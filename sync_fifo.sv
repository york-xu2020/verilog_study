==> flow/design.v <==
interface StkRamIf;
    parameter  AW    = 5;
    parameter  DW    = 32;
    parameter  STB_N = 1; 
    wire             rd_vld   ;
    wire [AW   -1:0] rd_adr   ;
    wire [DW   -1:0] rd_dat   ;
    wire             rd_ack   ;
    wire             rd_rdy   ;
    wire [STB_N-1:0] wr_vld   ;
    wire [AW   -1:0] wr_adr   ;
    wire [DW   -1:0] wr_dat   ;
    wire             wr_rdy   ;
    modport Master(
        input  rd_dat,rd_ack,rd_rdy, wr_rdy,
        output rd_vld,rd_adr, wr_vld,wr_adr,wr_dat
        );
    modport Slave(
        output rd_dat,rd_ack,rd_rdy, wr_rdy,
        input  rd_vld,rd_adr, wr_vld,wr_adr,wr_dat
        );
endinterface
interface sort_if ;
    parameter  DATA_N  = 4 ;
    parameter  DATA_W  = 4 ;
    logic[DATA_W-1:0]        data_in[0:DATA_N-1] ;
    logic                    start_sort          ;
    logic                    out_vld             ;
    logic[DATA_W-1:0]        data_out            ;
    modport master(
        input      data_in,start_sort, 
        output     out_vld,data_out  
    );
endinterface
module sync_fifo 
#(
    parameter F_WIDTH  = 32 ,
    parameter F_DEPTH  = 16 ,
    parameter P_N      = $clog2(F_DEPTH)
)(
    input  logic                clk      ,
    input  logic                rst_n    ,
    input  logic                wr_en    ,
    input  logic                rd_en    ,
    input  logic[F_WIDTH-1:0]   wr_data  ,
    output logic[F_WIDTH-1:0]   rd_data  ,
    output logic                full     ,
    output logic                empty        
);
    reg[F_WIDTH-1:0]    fifo_mem[F_DEPTH-1:0];
    reg[P_N-1:0]        wr_ptr ,wr_ptr_nxt ;
    reg[P_N-1:0]        rd_ptr ,rd_ptr_nxt ;
    reg                 full_nxt           ;
    reg                 empty_nxt          ;
    wire                wr_flag,rd_flag    ;
    assign wr_flag = wr_en && ~full ;
    assign rd_flag = rd_en && ~empty;
    always @(*) begin
        wr_ptr_nxt = wr_ptr ;
        if(wr_ptr == F_DEPTH - 1'd1) begin
            wr_ptr_nxt = 'd0 ;
        end
        else if(wr_flag)begin
            wr_ptr_nxt = wr_ptr + 'd1 ;
        end
    end
    always @(*) begin
        rd_ptr_nxt = rd_ptr ;
        if(rd_ptr == F_DEPTH - 1'd1) begin
            rd_ptr_nxt = 'd0 ;
        end
        else if(rd_flag)begin
                rd_ptr_nxt = rd_ptr + 'd1 ;
        end
    end
    always @(*) begin
        full_nxt = full ;
        if (rd_en && !wr_en) begin
            full_nxt = 1'b0 ;
        end
        else if (wr_en && rd_ptr == wr_ptr + 1'd1) begin
            full_nxt = 1'b1 ;
        end
    end
    always @(*) begin
        empty_nxt = empty ;
        if (wr_en && !rd_en) begin
            empty_nxt = 1'b0 ;
        end
        else if (rd_en && wr_ptr == rd_ptr + 1'd1) begin
            empty_nxt = 1'b1 ;
        end
    end
    always @(posedge clk ) begin
        if (wr_flag)begin
            fifo_mem[wr_ptr] <= wr_data ;
        end
        if (rd_flag) begin
            rd_data          <= fifo_mem[rd_ptr] ;
        end
    end
    always @( posedge clk or negedge rst_n) begin
        if( !rst_n ) begin
            wr_ptr <= 'd0 ;
            rd_ptr <= 'd0 ;
            full   <= 'b0 ;
            empty  <= 'b0 ;
        end
        else begin
            wr_ptr <= wr_ptr_nxt ;
            rd_ptr <= rd_ptr_nxt ;
            empty  <= empty_nxt  ;
            full   <= full_nxt   ;
        end
    end      
endmodule
## From RTL to reports: sync_fifo

The steps from the RTL of sync_fifo to its reports follow in flow order.
Lines are those of the file above, counted from 1.
Operators carry their Yosys type and port widths (W data, S select, Z words).
Cell names lack the library's common part.
A cell with - has no value.

| set-up | value |
|---|---|
| top module | sync_fifo |
| clock port | clk |
| library | sky130hd |
| timing corner | tt_025C_1v80 |

## Word-level counts

Counts by Yosys on the flattened word-level netlist (proc, flatten, opt, wreduce; memories kept). Register bits leave out memories and registers merged into their read ports (data or address). Print and check cells are left out.
Memory sizes are those after Yosys's memory passes, which may raise the word count (mostly to a power of two), join words into wider ones and drop unused or constant bits.

| storage and ports | value |
|---|---|
| flip-flop bits (word level) | 10 |
| bits in writable memories | 512 |
| word width x clocked read ports | 32 |
| memories kept | 1 |
| bits of input ports | 36 |

| operators by class | value |
|---|---|
| $add $sub $neg | 4 |
| eq/ne operators | 4 |
| mux-type cells | 11 |
| bitwise gates (word level) | 2 |
| reduce/logical cells | 12 |

Memories:

| memory | depth | width | read ports | write ports | line | source |
|---|---|---|---|---|---|---|
| fifo_mem | 16 | 32 | 1 | 1 | 50 | `reg[F_WIDTH-1:0]    fifo_mem[F_DEPTH-1:0];` |

Operator list:

| cell | number |
|---|---|
| $mux W32 | 1 |
| $mux W4 | 5 |
| $add A4 B1 Y4 const B | 4 |
| $reduce_bool A2 Y1 | 4 |
| $eq A4 B4 Y1 | 2 |
| $eq A4 B4 Y1 const B | 2 |
| $logic_and A1 B1 Y1 | 6 |
| $mux W1 | 5 |
| $not A1 Y1 | 2 |
| $logic_not A1 Y1 | 2 |

## Depth

Depth = most cells in a row (Yosys ltp): at word level without a register or memory, in the mapped netlist without a sequential cell, where the memories' decode and read muxes count.

| logic depth | value |
|---|---|
| depth after elaboration | 5 |
| ABC_AREA | 0 |
| depth in mapped cells | 7 |
| depth with buffers taken out | 5 |

## Netlist

Source: synth_stat.txt of the flow (Yosys; design flattened, memories mapped). It holds for the ABC_AREA given above (unset counts as 0); a run with the other value may have another netlist.
Totals and module areas in this step are rounded.

| mapped netlist | value |
|---|---|
| cell count | 1043 |
| mapped area | 21300 um^2 |
| mapped flip-flops | 554 |

Cell types:

| type | number | area in all (um^2) |
|---|---|---|
| edfxtp_1 | 544 | 1.63E+04 |
| mux4_2 | 64 | 1.44E+03 |
| mux2i_1 | 129 | 1.29E+03 |
| a221oi_1 | 64 | 560.538 |
| dfrtp_1 | 10 | 250.24 |
| a22oi_1 | 32 | 240.23 |
| o21ai_0 | 42 | 210.202 |
| nand2_1 | 39 | 146.39 |
| buf_6 | 10 | 112.608 |
| clkbuf_1 | 22 | 82.579 |
| and2_1 | 13 | 81.328 |
| buf_2 | 13 | 65.062 |
| ha_1 | 5 | 62.56 |
| xnor2_1 | 7 | 61.309 |
| buf_8 | 4 | 60.058 |
| buf_4 | 5 | 37.536 |
| xor2_1 | 4 | 35.034 |
| and3_1 | 5 | 31.28 |

Not listed: further types 12, cells in them 31.

## Timing after synthesis

Source: OpenSTA report_checks on the synthesized netlist (no wires, ideal clock, input and output delay 20% of the period each), path of least setup slack; recovery checks are left aside. Register names are those of the netlist, which keeps one name where synthesis merged equal registers.

| timing post-synthesis | value |
|---|---|
| path kind | register to register |
| from | reg wr_ptr[1] |
| to | mem fifo_mem[15][0] |
| period | 3.29 ns |
| data arrival time | 2.192 ns |
| setup slack | 0.677 ns |
| delay of the path | 2.613 ns |
| stages | 4 |
| path buffers | 0 |
| synthesis period reached | 2.613 ns |

"delay of the path" = arrival - input delay + setup time.
"stages": output pins that drive a net of the path, with the launching flip-flop's if there is one; two outputs of one cell count as two.
"synthesis period reached" = period - worst setup slack (recovery checks aside). The figure is calculated, with input and output delays left at 20% of the set period.
Between the ends stands the longest chain of elaborated cells between them, by number of cells; it is not shown to be the way that was timed. Of several equally long chains one is given.
A line is the first line of the expression or statement that the cell stems from. Yosys adds cells for indexed reads and writes and turns some case tables into memories.

| on the way, post-synthesis | value |
|---|---|
| cells stage by stage | dfrtp_1 > ha_1 > nand3_1 > nor2_1 |
| cells in the longest elaborated chain | 1 |
| elaborated cells between the ends (all ways) | 1 |

Ends and longest elaborated chain, post-synthesis:

| what | line | source |
|---|---|---|
| start: declaration | 51 | `reg[P_N-1:0]        wr_ptr ,wr_ptr_nxt ;` |
| start: assignment | 104 | `wr_ptr <= 'd0 ;` |
| start: assignment | 110 | `wr_ptr <= wr_ptr_nxt ;` |
| $mux W4 | 95 | `if (wr_flag)begin` |
| end: declaration | 50 | `reg[F_WIDTH-1:0]    fifo_mem[F_DEPTH-1:0];` |

## Timing after layout

From the final timing report of stored run 2: the path of least setup slack in the routed layout; clock arrival at registers is part of the times.

| timing after layout | value |
|---|---|
| path kind | register to register |
| from | reg rd_ptr[1] |
| to | reg rd_data[20] |
| period | 4.5 ns |
| data arrival time | 3.26 ns |
| setup slack | 1.54 ns |
| stages | 6 |
| path buffers | 1 |

| on the way, after layout | value |
|---|---|
| cells stage by stage | dfrtp_4 > and2_2 > buf_4 > a221oi_1 > a22oi_1 > nand2_1 |

Ends and longest elaborated chain, after layout:

| what | line | source |
|---|---|---|
| start: declaration | 52 | `reg[P_N-1:0]        rd_ptr ,rd_ptr_nxt ;` |
| start: assignment | 105 | `rd_ptr <= 'd0 ;` |
| start: assignment | 111 | `rd_ptr <= rd_ptr_nxt ;` |
| end: declaration | 46 | `output logic[F_WIDTH-1:0]   rd_data  ,` |

Chain of elaborated cells between the ends: none given.

Subject: sync_fifo on sky130hd, stored results

Hello all,

Flow measurements of sync_fifo on sky130hd: 2 stored runs with different settings, listed in no order. Input and output delays are each 20% of the period that was set; the output load is 0.01 pF.
"achieved clock period" is the run's clock period less its worst setup slack. It is reckoned from that one timing run; input and output delays stay at 20% of the period that was set.
By "worst setup path time" is meant the share of the clock period that the worst setup path is allowed (20% is reserved at inputs, 20% at outputs), minus its slack. Clock arrival times at its registers enter into it.
"total power of the final layout" is the tool's figure for a default switching activity; nothing was simulated.
The results are shown rounded.
A setting shown as . is not set for that run.
A result given as . is not shown for that run.

| name | stored run 1 | stored run 2 |
|---|---|---|
| period_ns | 1.67 | 4.5 |
| CORE_UTILIZATION | 67 | 62 |
| PLACE_DENSITY_LB_ADDON | 0.03 | 0.25 |
| CORE_MARGIN | 10 | 2 |
| CELL_PAD_IN_SITES_GLOBAL_PLACEMENT | 2 | . |
| ABC_AREA | 1 | . |
| GPL_TIMING_DRIVEN | 0 | . |
| MAX_ROUTING_LAYER | met5 | met5 |
| CAP_MARGIN | 20 | 30 |
| SLEW_MARGIN | 20 | 40 |
| GPL_ROUTABILITY_DRIVEN | . | 0 |
| CTS_CLUSTER_SIZE | . | 21 |
| MIN_ROUTING_LAYER | . | met2 |
| chip area in the Yosys report (um^2) | . | 21300 |
| area of the die (um^2) | . | 35800 |
| area of the standard cells in the finished layout (um^2) | . | 24000 |
| utilization (%) | . | 71.3 |
| smallest setup slack (ns) | . | 1.54 |
| total negative setup slack (ns) | . | 0.000 |
| worst hold slack (ns) | . | 0.644 |
| total power of the final layout (mW) | . | 15.3 |
| achieved clock period (ns) | . | 2.955 |
| worst setup path time (ns) | . | 2.96 |
| worst setup path kind | . | register to register |

Stored run 1: no final report: placement broke off with FLW-0024

Thanks
