==> flow/design.v <==
interface StkRamIf;
    parameter  AW    = 5;
    parameter  DW    = 32;
    parameter  STB_N = 1; 
    wire             rd_vld   ;
    wire [AW   -1:0] rd_adr   ;
    wire [DW   -1:0] rd_dat   ;
    wire             rd_ack   ;
    wire             rd_rdy   ;
    wire [STB_N-1:0] wr_vld   ;
    wire [AW   -1:0] wr_adr   ;
    wire [DW   -1:0] wr_dat   ;
    wire             wr_rdy   ;
    modport Master(
        input  rd_dat,rd_ack,rd_rdy, wr_rdy,
        output rd_vld,rd_adr, wr_vld,wr_adr,wr_dat
        );
    modport Slave(
        output rd_dat,rd_ack,rd_rdy, wr_rdy,
        input  rd_vld,rd_adr, wr_vld,wr_adr,wr_dat
        );
endinterface
interface sort_if ;
    parameter  DATA_N  = 4 ;
    parameter  DATA_W  = 4 ;
    logic[DATA_W-1:0]        data_in[0:DATA_N-1] ;
    logic                    start_sort          ;
    logic                    out_vld             ;
    logic[DATA_W-1:0]        data_out            ;
    modport master(
        input      data_in,start_sort, 
        output     out_vld,data_out  
    );
endinterface
module odd_even_sort 
#(
    parameter DATA_N = 4 ,
    parameter DATA_W = 4 ,
    parameter PIPE_EN= 1 
)( 
    input logic                          clk    ,
    input logic                          rst_n  ,
    input logic[DATA_N-1:0][DATA_W-1:0]  data_in,
    output logic[DATA_N-1:0][DATA_W-1:0] data_o
);
    localparam EVEN_N = DATA_N%2 ? (DATA_N+1)/2 : DATA_N/2 ;
    logic[ EVEN_N   -1:0][DATA_N-1:0][DATA_W-1:0] even_i;
    logic[ EVEN_N   -1:0][DATA_N-1:0][DATA_W-1:0] even_o;
    logic[(DATA_N/2)-1:0][DATA_N-1:0][DATA_W-1:0] odd_i ;
    logic[(DATA_N/2)-1:0][DATA_N-1:0][DATA_W-1:0] odd_o ;
    logic[ DATA_N     :0][DATA_N-1:0][DATA_W-1:0] result,result_r;
    genvar gi,gj,gk ;
    generate
        assign result[0]   = data_in ; 
        assign result_r[0] = data_in ; 
        for(gi=0; gi<DATA_N; gi++) begin:ROUND
            assign  result[gi+1] = gi%2==0 ? even_o[gi/2] : odd_o[(gi-1)/2];
            if(PIPE_EN) begin
                always_ff @(posedge clk, negedge rst_n) begin
                    if(!rst_n) begin
                        result_r[gi+1] <= '0 ;
                    end
                    else begin
                        result_r[gi+1] <= result[gi+1] ;
                    end
                end
            end
            else begin
                assign result_r[gi+1] = result[gi+1] ;
            end
        end
        for(gj=0; gj<DATA_N; gj=gj+2) begin:EVEN_I
            assign even_i[gj/2] = result_r[gj] ;
            always_comb begin
                even_o[gj/2] = result_r[gj] ;
                for(int i=0; i<DATA_N-1; i=i+2) begin
                    even_o[gj/2][i]      = even_i[gj/2][i+1] > even_i[gj/2][i]? result_r[gj][i+1] : result_r[gj][i  ];
                    even_o[gj/2][i+1]    = even_i[gj/2][i+1] > even_i[gj/2][i]? result_r[gj][i  ] : result_r[gj][i+1];
                end
            end
        end
        for(gk=1; gk<DATA_N; gk=gk+2) begin:ODD_I
            assign odd_i[(gk-1)/2] = result_r[gk];
            always_comb begin
                odd_o[(gk-1)/2] = result_r[gk] ;
                for(int i=1; i<DATA_N-1; i=i+2) begin
                    odd_o[(gk-1)/2][i]   = odd_i[(gk-1)/2][i+1] > odd_i[(gk-1)/2][i] ? result_r[gk][i+1] : result_r[gk][i  ]; 
                    odd_o[(gk-1)/2][i+1] = odd_i[(gk-1)/2][i+1] > odd_i[(gk-1)/2][i] ? result_r[gk][i  ] : result_r[gk][i+1]; 
                end
            end
        end
    endgenerate
    assign data_o = result_r[DATA_N] ;
endmodule
From RTL to reports: odd_even_sort
The steps from the RTL of odd_even_sort to its reports follow in flow order.
Line numbers count from 1 in the design file above.
Operators carry their Yosys type and port widths (W data, S select, Z words).
Library cell names are shortened.
{"block": "design", "design": "odd_even_sort", "clock_port": "clk", "library": "sky130hd", "lib_corner": "tt_025C_1v80"}

Elaborated design
Source: Yosys, flattened and elaborated, memories not mapped. Widths are those after wreduce; folded enables and synchronous resets count as part of the registers. Registers that Yosys merges into a memory's read port (data or address) are not register bits. Print and check cells do not count. Equal cells are merged and count once.
{"block": "op_classes", "cmp": 6, "mux": 12}
{"block": "op_table", "op": "$mux W4", "n": 12}
{"block": "op_table", "op": "$gt A4 B4 Y1", "n": 6}
{"block": "word_totals", "register_bits": 64, "out_inout_bits": 16, "elab_cells": 22}

Longest topological paths
Longest topological path by Yosys (ltp), each cell counted once; first at word level (registers and memories cut), then after technology mapping (sequential cells cut; the memories' decode and read muxes count).
{"block": "logic_depth", "word_depth": 2, "ABC_AREA": 0, "mapped_depth": 6, "depth_no_buf": 6}

Netlist
Yosys stat after the flow's synthesis: flattened, memories mapped to cells. It holds for the ABC_AREA given above (unset counts as 0); a run with the other value may have another netlist.
Totals and module areas in this step are rounded.
{"block": "mapped", "cells": 190, "yosys_area_mm2": 0.00283, "sequential_area_mm2": 0.0016, "n_buf": 0, "ff_cells": 64}
{"block": "types", "type": "dfrtp_1", "n": 64}
{"block": "types", "type": "mux2_2", "n": 48}
{"block": "types", "type": "ha_1", "n": 24}
{"block": "types", "type": "a21oi_4", "n": 6}
{"block": "types", "type": "inv_1", "n": 24}
{"block": "types", "type": "o211ai_2", "n": 6}
{"block": "types", "type": "and4_1", "n": 5}
{"block": "types", "type": "nor2b_1", "n": 6}
{"block": "types", "type": "a21oi_1", "n": 6}
{"block": "types", "type": "and4_2", "n": 1}

Path before layout
Path of least setup slack by OpenSTA after synthesis, without wires, with an ideal clock, recovery checks aside; 20% of the period is set as input and as output delay. Where synthesis merged equal registers, the netlist keeps one of their names.
{"block": "synth_path", "path_type": "input -> register", "from": "in data_in", "to": "reg result_r", "input_delay_ps": 400, "arrival_time_ps": 1542, "path_delay_ps": 1267, "setup_slack_ps": 333, "setup_time_ps": 125, "stages": 6, "tclk_ps": 2000, "t_first_pin_ps": 400, "required_time_ps": 1875, "period_less_setup_slack_ps": 1667}
"path_delay_ps" is the arrival time less input delay plus setup time.
"stages" counts driving pins, that of a launching flip-flop among them; a cell with two outputs on the path counts twice.
"period_less_setup_slack_ps" = period - worst setup slack (recovery checks aside). The figure is calculated, with input and output delays left at 20% of the set period.
Where an end lacks its bit number, it is one bit of the signal, or one of the new flip-flops if synthesis recoded a state register.
Between the ends stands the longest chain of elaborated cells between them, by number of cells; it is not shown to be the way that was timed. Of several equally long chains one is given.
Each line given opens the expression or statement behind the cell; cells for indexed reads and writes are added by Yosys, which also makes memories of some case tables.
{"block": "synth_between", "cell_sequence": "inv_1 ha_1 nor2b_1 o211ai_2 a21oi_4 mux2_2", "elab_chain_len": 2}
{"block": "synth_rtl", "element": "start: declaration", "line_no": 43, "source": "input logic[DATA_N-1:0][DATA_W-1:0]  data_in,"}
{"block": "synth_rtl", "element": "$gt A4 B4 Y1", "line_no": 77, "source": "even_o[gj/2][i]      = even_i[gj/2][i+1] > even_i[gj/2][i]? result_r[gj][i+1] : result_r[gj][i  ];"}
{"block": "synth_rtl", "element": "$mux W4", "line_no": 77}
{"block": "synth_rtl", "element": "end: assignment", "line_no": 61, "source": "result_r[gi+1] <= '0 ;"}
{"block": "synth_rtl", "element": "end: assignment", "line_no": 64, "source": "result_r[gi+1] <= result[gi+1] ;"}
{"block": "synth_rtl", "element": "end: declaration", "line_no": 51, "source": "logic[ DATA_N     :0][DATA_N-1:0][DATA_W-1:0] result,result_r;"}

Path in the finished layout
From the final timing report of job 1: the path of least setup slack in the routed layout; clock arrival at registers is part of the times.
The report prints the path's times to 10 ps; the period is as set.
{"block": "layout_path", "path_type": "register -> register", "from": "reg result_r", "to": "reg result_r", "setup_slack_ps": -380, "stages": 7, "arrival_time_ps": 1880, "tclk_ps": 1290, "required_time_ps": 1490, "setup_time_ps": 110, "t_first_pin_ps": 330}
Where an end lacks its bit number, it is one bit of the signal, or one of the new flip-flops if synthesis recoded a state register.
Between the ends stands the longest chain of elaborated cells between them, by number of cells; it is not shown to be the way that was timed. Of several equally long chains one is given.
{"block": "layout_between", "cell_sequence": "dfrtp_1 ha_4 nor2b_4 o211ai_2 a21oi_4 buf_4 mux2_4", "elab_chain_len": 2}
{"block": "layout_rtl", "element": "start: declaration", "line_no": 51, "source": "logic[ DATA_N     :0][DATA_N-1:0][DATA_W-1:0] result,result_r;"}
{"block": "layout_rtl", "element": "start: assignment", "line_no": 61, "source": "result_r[gi+1] <= '0 ;"}
{"block": "layout_rtl", "element": "start: assignment", "line_no": 64, "source": "result_r[gi+1] <= result[gi+1] ;"}
{"block": "layout_rtl", "element": "$gt A4 B4 Y1", "line_no": 77, "source": "even_o[gj/2][i]      = even_i[gj/2][i+1] > even_i[gj/2][i]? result_r[gj][i+1] : result_r[gj][i  ];"}
{"block": "layout_rtl", "element": "$mux W4", "line_no": 77}
{"block": "layout_rtl", "element": "end: assignment", "line_no": 61}
{"block": "layout_rtl", "element": "end: assignment", "line_no": 64}
{"block": "layout_rtl", "element": "end: declaration", "line_no": 51}

Measured data: module odd_even_sort, platform sky130hd, 2 stored runs of the flow under differing settings, order arbitrary. Input and output delays are each 20% of the period that was set; the output load is 0.01 pF.
"achievedPeriod_ps": clock period set for the run, less the worst setup slack. It is reckoned from that one timing run; input and output delays stay at 20% of the period that was set.
By "worst_setup_path_time_ps" is meant the share of the clock period that the worst setup path is allowed (20% is reserved at inputs, 20% at outputs), minus its slack. Clock arrival times at its registers enter into it.
"power.total_mw" rests on the timing tool's default activity at the inputs, not on a simulated workload.
"worst_setup_path_time_ps" is known to 10 ps.
Results are given in rounded form.

Job 1
==> flow/run.sh <==
#!/bin/bash
# the make line also repeats the synthesis and layout settings of config.mk as NAME=value (left out here)
make -C /OpenROAD-flow-scripts/flow DESIGN_CONFIG=/design/flow/config.mk WORK_HOME=/design/flow/orfs CLKGATE_MAP_FILE= finish
==> flow/config.mk <==
export PLATFORM = sky130hd
export DESIGN_NAME = odd_even_sort
export DESIGN_NICKNAME = odd_even_sort
export VERILOG_FILES = /design/flow/design.v
export SDC_FILE = /design/flow/constraint.sdc
export NUM_CORES = 4
export LEC_CHECK = 0
export CAP_MARGIN = 20
export CORE_MARGIN = 2
export CORE_UTILIZATION = 40
export SLEW_MARGIN = 20
==> flow/constraint.sdc <==
create_clock -name core_clock -period 1.29 [get_ports {clk}]
set_input_delay 0.2580 -clock core_clock [delete_from_list [all_inputs] [get_ports {clk}]]
set_output_delay 0.2580 -clock core_clock [all_outputs]
set_load 0.01 [all_outputs]

==> results of job 1, as JSON <==
{
  "setup_ws_ps": -383,
  "post_synth_area_mm2": 0.00283,
  "ws_hold_ps": 265,
  "final_die_area_mm2": 0.00775,
  "power.total_mw": 8.91,
  "achievedPeriod_ps": 1673,
  "timing.setup.tns_ps": -11300,
  "finish.utilization_frac": 0.648,
  "worst_setup_path_time_ps": 1670,
  "worstPathKind": "register -> register"
}

Job 2
==> flow/run.sh <==
#!/bin/bash
# the make line also repeats the synthesis and layout settings of config.mk as NAME=value (left out here)
make -C /OpenROAD-flow-scripts/flow DESIGN_CONFIG=/design/flow/config.mk WORK_HOME=/design/flow/orfs CLKGATE_MAP_FILE= finish
==> flow/config.mk <==
export PLATFORM = sky130hd
export DESIGN_NAME = odd_even_sort
export DESIGN_NICKNAME = odd_even_sort
export VERILOG_FILES = /design/flow/design.v
export SDC_FILE = /design/flow/constraint.sdc
export NUM_CORES = 4
export LEC_CHECK = 0
export ABC_AREA = 1
export CAP_MARGIN = 20
export CELL_PAD_IN_SITES_DETAIL_PLACEMENT = 0
export CELL_PAD_IN_SITES_GLOBAL_PLACEMENT = 0
export CORE_MARGIN = 8
export CORE_UTILIZATION = 20
export CTS_CLUSTER_DIAMETER = 356
export CTS_CLUSTER_SIZE = 84
export MAX_ROUTING_LAYER = met5
export PLACE_DENSITY = 0.76
export SLEW_MARGIN = 20
==> flow/constraint.sdc <==
create_clock -name core_clock -period 2.78 [get_ports {clk}]
set_input_delay 0.5560 -clock core_clock [delete_from_list [all_inputs] [get_ports {clk}]]
set_output_delay 0.5560 -clock core_clock [all_outputs]
set_load 0.01 [all_outputs]

==> results of job 2, as JSON <==
{
  "setup_ws_ps": 960,
  "post_synth_area_mm2": 0.00295,
  "ws_hold_ps": 340,
  "final_die_area_mm2": 0.0189,
  "power.total_mw": 3.91,
  "achievedPeriod_ps": 1820,
  "timing.setup.tns_ps": 0,
  "finish.utilization_frac": 0.264,
  "worst_setup_path_time_ps": 1260,
  "worstPathKind": "input -> register"
}
